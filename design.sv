==> flow/design.v <==
`timescale 1ns / 1ps
module Traffic_Light_Controller(
    input clk,
    input rst,
    output reg [2:0] light_M1,
    output reg [2:0] light_S,
    output reg [2:0] light_MT,
    output reg [2:0] light_M2
);
    parameter S1 = 0, S2 = 1, S3 = 2, S4 = 3, S5 = 4, S6 = 5;
    reg [3:0] count;     
    reg [2:0] ps;        
    parameter sec7 = 7,
              sec5 = 5,
              sec2 = 2,
              sec3 = 3;
    always @(posedge clk or posedge rst) begin
        if (rst) begin
            ps <= S1;
            count <= 0;
        end 
        else begin
            case (ps)
                S1: if (count < sec7)
                        count <= count + 1;
                    else begin
                        ps <= S2;
                        count <= 0;
                    end
                S2: if (count < sec2)
                        count <= count + 1;
                    else begin
                        ps <= S3;
                        count <= 0;
                    end
                S3: if (count < sec5)
                        count <= count + 1;
                    else begin
                        ps <= S4;
                        count <= 0;
                    end
                S4: if (count < sec2)
                        count <= count + 1;
                    else begin
                        ps <= S5;
                        count <= 0;
                    end
                S5: if (count < sec3)
                        count <= count + 1;
                    else begin
                        ps <= S6;
                        count <= 0;
                    end
                S6: if (count < sec2)
                        count <= count + 1;
                    else begin
                        ps <= S1;
                        count <= 0;
                    end
                default: ps <= S1;
            endcase
        end
    end
    always @(ps) begin
        case (ps)
            S1: begin
                light_M1 <= 3'b001;  
                light_M2 <= 3'b001;  
                light_MT <= 3'b100;  
                light_S  <= 3'b100;  
            end
            S2: begin
                light_M1 <= 3'b001;  
                light_M2 <= 3'b010;  
                light_MT <= 3'b100;  
                light_S  <= 3'b100;  
            end
            S3: begin
                light_M1 <= 3'b001;  
                light_M2 <= 3'b100;  
                light_MT <= 3'b001;  
                light_S  <= 3'b100;  
            end
            S4: begin
                light_M1 <= 3'b010;  
                light_M2 <= 3'b100;  
                light_MT <= 3'b010;  
                light_S  <= 3'b100;  
            end
            S5: begin
                light_M1 <= 3'b100;  
                light_M2 <= 3'b100;  
                light_MT <= 3'b100;  
                light_S  <= 3'b001;  
            end
            S6: begin
                light_M1 <= 3'b100;  
                light_M2 <= 3'b100;  
                light_MT <= 3'b100;  
                light_S  <= 3'b010;  
            end
            default: begin
                light_M1 <= 3'b000;
                light_M2 <= 3'b000;
                light_MT <= 3'b000;
                light_S  <= 3'b000;
            end
        endcase
    end
endmodule
======== From RTL to reports: Traffic_Light_Controller ========
Tool output for the design above, in the order of the flow.
Line numbers count from 1 in the design file above.
Cell names lack the library's common part.
Not given: n/a
design
  top ..................................... Traffic_Light_Controller
  clock port .............................. clk
  cell library ............................ sky130hd
  timing corner ........................... tt_025C_1v80

======== Elaborated design ========
Source: Yosys, flattened and elaborated, memories not mapped. Widths are those after wreduce. Registers that Yosys merges into a memory's read port (data or address) are not register bits. Print and check cells do not count. Equal cells are merged and count once.
cells by class
  add/sub/neg operators ................... 1
  bitwise operators ....................... 0
  reductions and logical operators ........ 9
  divide/modulo/power cells ............... 0
  multiply operators ...................... 0
  mux-type cells .......................... 16
  shift operators ......................... 0
  magnitude comparators ................... 4
  eq/ne operators ......................... 11
operators with widths
  operator                                      number
  case mux 3 bit (select 3 bit)                 4
  case mux 3 bit (select 6 bit)                 1
  two-way mux 3 bit                             6
  case mux 4 bit (select 4 bit)                 1
  two-way mux 4 bit                             4
  inequality test 2 bit with constant B         6
  OR reduction 4 bit                            3
  < comparator 4 x 2 -> 1 bit with constant B   2
  < comparator 4 x 3 -> 1 bit with constant B   2
  equality test 3 x 2 -> 1 bit with constant B  2
  equality test 3 bit with constant B           2
  OR reduction 3 bit                            2
  AND reduction 6 bit                           1
  nonzero test 6 bit                            1
  adder 4 x 1 -> 4 bit with constant B          1
  equality test 3 x 1 -> 1 bit with constant B  1
  logical NOT 3 bit                             1
  OR reduction 2 bit                            1
storage and ports
  memories kept ........................... 0
  word width x clocked read ports ......... 0
  elaborated cells ........................ 43
  bits of input ports ..................... 2
  bits in writable memories ............... 0
  bits in read-only memories .............. 0
  output and inout bits ................... 12
  register bits after elaboration ......... 7
  bits in latches ......................... 0

======== Depth ========
Yosys ltp: most cells in a row. Word level: on the elaborated netlist, between registers, memories and ports. Mapped: between sequential cells and ports; inverters and the memories' decode and read muxes count.
logic depth
  word-level depth ........................ 3
  ABC_AREA ................................ 0
  mapped depth ............................ 6
  mapped depth without buffers ............ 6

======== Synthesis result ========
The flow's flattened synthesis, as Yosys stat reports it; memories are mapped. The netlist is that of the ABC_AREA named above (0 if unset); the other value can give another one.
synthesis totals
  mapped cells ............................ 73
  mapped flip-flops ....................... 10
  cell area after synthesis ............... 630.6 sq um
cell types
  cell           number
  dfrtp_1        9
  inv_1          10
  nand2_1        8
  dfstp_2        1
  nor2_1         7
  ha_1           2
  dlygate4sd3_1  2
  nor3_1         4
  clkbuf_1       5
  o311ai_2       1
  a21oi_1        3
  o21ai_0        3
  clkbuf_8       1
  nand4_1        2
  o31ai_2        1
  or4_4          1
  a22o_2         1
  o32a_1         1
Not listed: further types 11, cells in them 11.

======== Path before layout ========
Source: OpenSTA report_checks on the synthesized netlist (no wires, ideal clock, input and output delay 20% of the period each), path of least setup slack; recovery checks are left aside. Register names are those of the netlist, which keeps one name where synthesis merged equal registers.
path after synthesis
  path type ............................... register to register
  from .................................... reg ps
  to ...................................... reg count[3]
  required time ........................... 1.738 ns
  path buffers ............................ 0
  setup slack ............................. 0.253 ns
  clock period ............................ 1.83 ns
  arrival ................................. 1.485 ns
  stages .................................. 4
  path delay .............................. 1.577 ns
  synthesis period reached ................ 1.577 ns
"path delay" = arrival - input delay + setup time.
"stages" counts driving pins, that of a launching flip-flop among them; a cell with two outputs on the path counts twice.
"synthesis period reached" is the clock period less the worst setup slack; recovery checks do not enter. This is arithmetic on one report: input and output delays are still those of the set period (20% each).
Where an end lacks its bit number, it is one bit of the signal, or one of the new flip-flops if synthesis recoded a state register.
The rows between start and end are the longest chain of elaborated cells between them; the timing report does not say that the signal goes this way. Where chains are equally long, one stands for them.
Each line given opens the expression or statement behind the cell; cells for indexed reads and writes are added by Yosys, which also makes memories of some case tables.
At most two assigning lines are given for a register; there are more.
on the way, after synthesis
  cells stage by stage .................... dfrtp_1 > or4_4 > o32a_1 > o31ai_2
  cells in the longest elaborated chain ... 3
  elaborated cells on any way between the ends .. 9
RTL lines, path after synthesis
  element                        line  source
  start: declaration             12    reg [2:0] ps;
  start: assignment              19    ps <= S1;
  start: assignment              27    ps <= S2;
  equality test 3 bit            23    case (ps)
  OR reduction 3 bit             n/a
  case mux 4 bit (select 4 bit)  23
  end: assignment                25    count <= count + 1;
  end: assignment                31    count <= count + 1;
  end: declaration               11    reg [3:0] count;
Some nets on the timed path still bear RTL names; the line given drives or declares the net.
named nets, after synthesis
  net          line  source
  light_M2[2]  65    case (ps)

======== Timing after layout ========
Path of least setup slack in the final report of run 1 (OpenROAD, finished layout, wires in). Where an end is a register, its clock arrival counts in the times.
path after layout
  path type ............................... register to output
  from .................................... reg ps
  to ...................................... out light_M2[2]
  setup slack ............................. 0.03 ns
  clock period ............................ 1.99 ns
  arrival ................................. 1.56 ns
  required time ........................... 1.59 ns
  output delay ............................ 0.40 ns
  stages .................................. 3
  path buffers ............................ 1
Where an end lacks its bit number, it is one bit of the signal, or one of the new flip-flops if synthesis recoded a state register.
The rows between start and end are the longest chain of elaborated cells between them; the timing report does not say that the signal goes this way. Where chains are equally long, one stands for them.
At most two assigning lines are given for a register; there are more.
on the way, after layout
  cells stage by stage .................... dfrtp_1 > or4_4 > dlygate4sd2_1
  cells in the longest elaborated chain ... 3
  elaborated cells on any way between the ends .. 8
RTL lines, path after layout
  element                        line  source
  start: declaration             12    reg [2:0] ps;
  start: assignment              19    ps <= S1;
  start: assignment              27    ps <= S2;
  equality test 3 bit            65    case (ps)
  OR reduction 4 bit             n/a
  case mux 3 bit (select 3 bit)  65
  end: declaration               8     output reg [2:0] light_M2

Appendix: measured runs

Top module Traffic_Light_Controller; platform sky130hd; tools Yosys and OpenROAD; 2 stored runs in no particular order. Input and output delays are each 20% of the period that was set; the output load is 0.01 pF.
By "achieved clock period (ns)" is meant the clock period of the run minus its worst setup slack. This is arithmetic on one report: input and output delays are still those of the set period (20% each).
"worst setup path time (ns)" = time allowed to the worst setup path (clock period - input delay - output delay, where it has them) - its slack; a late launch clock adds to it, a late capture clock takes from it.
By "finish__power__total" is meant OpenSTA's value without simulated activity: inputs other than the clock are taken to toggle once in ten clock periods, and the tool carries that through the logic.

Flow files of run 1
==> flow/run.sh <==
#!/bin/bash
# the make line also repeats the synthesis and layout settings of config.mk as NAME=value (left out here)
make -C /OpenROAD-flow-scripts/flow DESIGN_CONFIG=/design/flow/config.mk WORK_HOME=/design/flow/orfs CLKGATE_MAP_FILE= finish
==> flow/config.mk <==
export PLATFORM = sky130hd
export DESIGN_NAME = Traffic_Light_Controller
export DESIGN_NICKNAME = Traffic_Light_Controller
export VERILOG_FILES = /design/flow/design.v
export SDC_FILE = /design/flow/constraint.sdc
export NUM_CORES = 4
export LEC_CHECK = 0
export CAP_MARGIN = 20
export CORE_MARGIN = 2
export CORE_UTILIZATION = 40
export SETUP_SLACK_MARGIN = 0.02
export SLEW_MARGIN = 20
==> flow/constraint.sdc <==
create_clock -name core_clock -period 1.99 [get_ports {clk}]
set_input_delay 0.3980 -clock core_clock [delete_from_list [all_inputs] [get_ports {clk}]]
set_output_delay 0.3980 -clock core_clock [all_outputs]
set_load 0.01 [all_outputs]

report of run 1
yosys chip area after synthesis (um^2): 630.6
finish__design__die__area: 1910.1
finish__design__instance__area__stdcell: 859.6
finish__design__instance__utilization: 0.5773
finish__timing__setup__ws: 0.035
finish__timing__setup__tns: 0.000
finish__timing__hold__ws: 0.399
finish__power__total: 3.998e-04
achieved clock period (ns): 1.955
worst setup path time (ns): 1.56
worst setup path kind: register to output

Flow files of run 2
==> flow/run.sh <==
#!/bin/bash
# the make line also repeats the synthesis and layout settings of config.mk as NAME=value (left out here)
make -C /OpenROAD-flow-scripts/flow DESIGN_CONFIG=/design/flow/config.mk WORK_HOME=/design/flow/orfs CLKGATE_MAP_FILE= finish
==> flow/config.mk <==
export PLATFORM = sky130hd
export DESIGN_NAME = Traffic_Light_Controller
export DESIGN_NICKNAME = Traffic_Light_Controller
export VERILOG_FILES = /design/flow/design.v
export SDC_FILE = /design/flow/constraint.sdc
export NUM_CORES = 4
export LEC_CHECK = 0
export CAP_MARGIN = 20
export CELL_PAD_IN_SITES_GLOBAL_PLACEMENT = 3
export CORE_ASPECT_RATIO = 1.9
export CORE_MARGIN = 2
export CORE_UTILIZATION = 51
export GPL_ROUTABILITY_DRIVEN = 1
export MAX_ROUTING_LAYER = met4
export PLACE_DENSITY_LB_ADDON = 0.23
export SLEW_MARGIN = 20
==> flow/constraint.sdc <==
create_clock -name core_clock -period 1.59 [get_ports {clk}]
set_input_delay 0.3180 -clock core_clock [delete_from_list [all_inputs] [get_ports {clk}]]
set_output_delay 0.3180 -clock core_clock [all_outputs]
set_load 0.01 [all_outputs]

report of run 2: did not finish, floorplan, PDN-0185
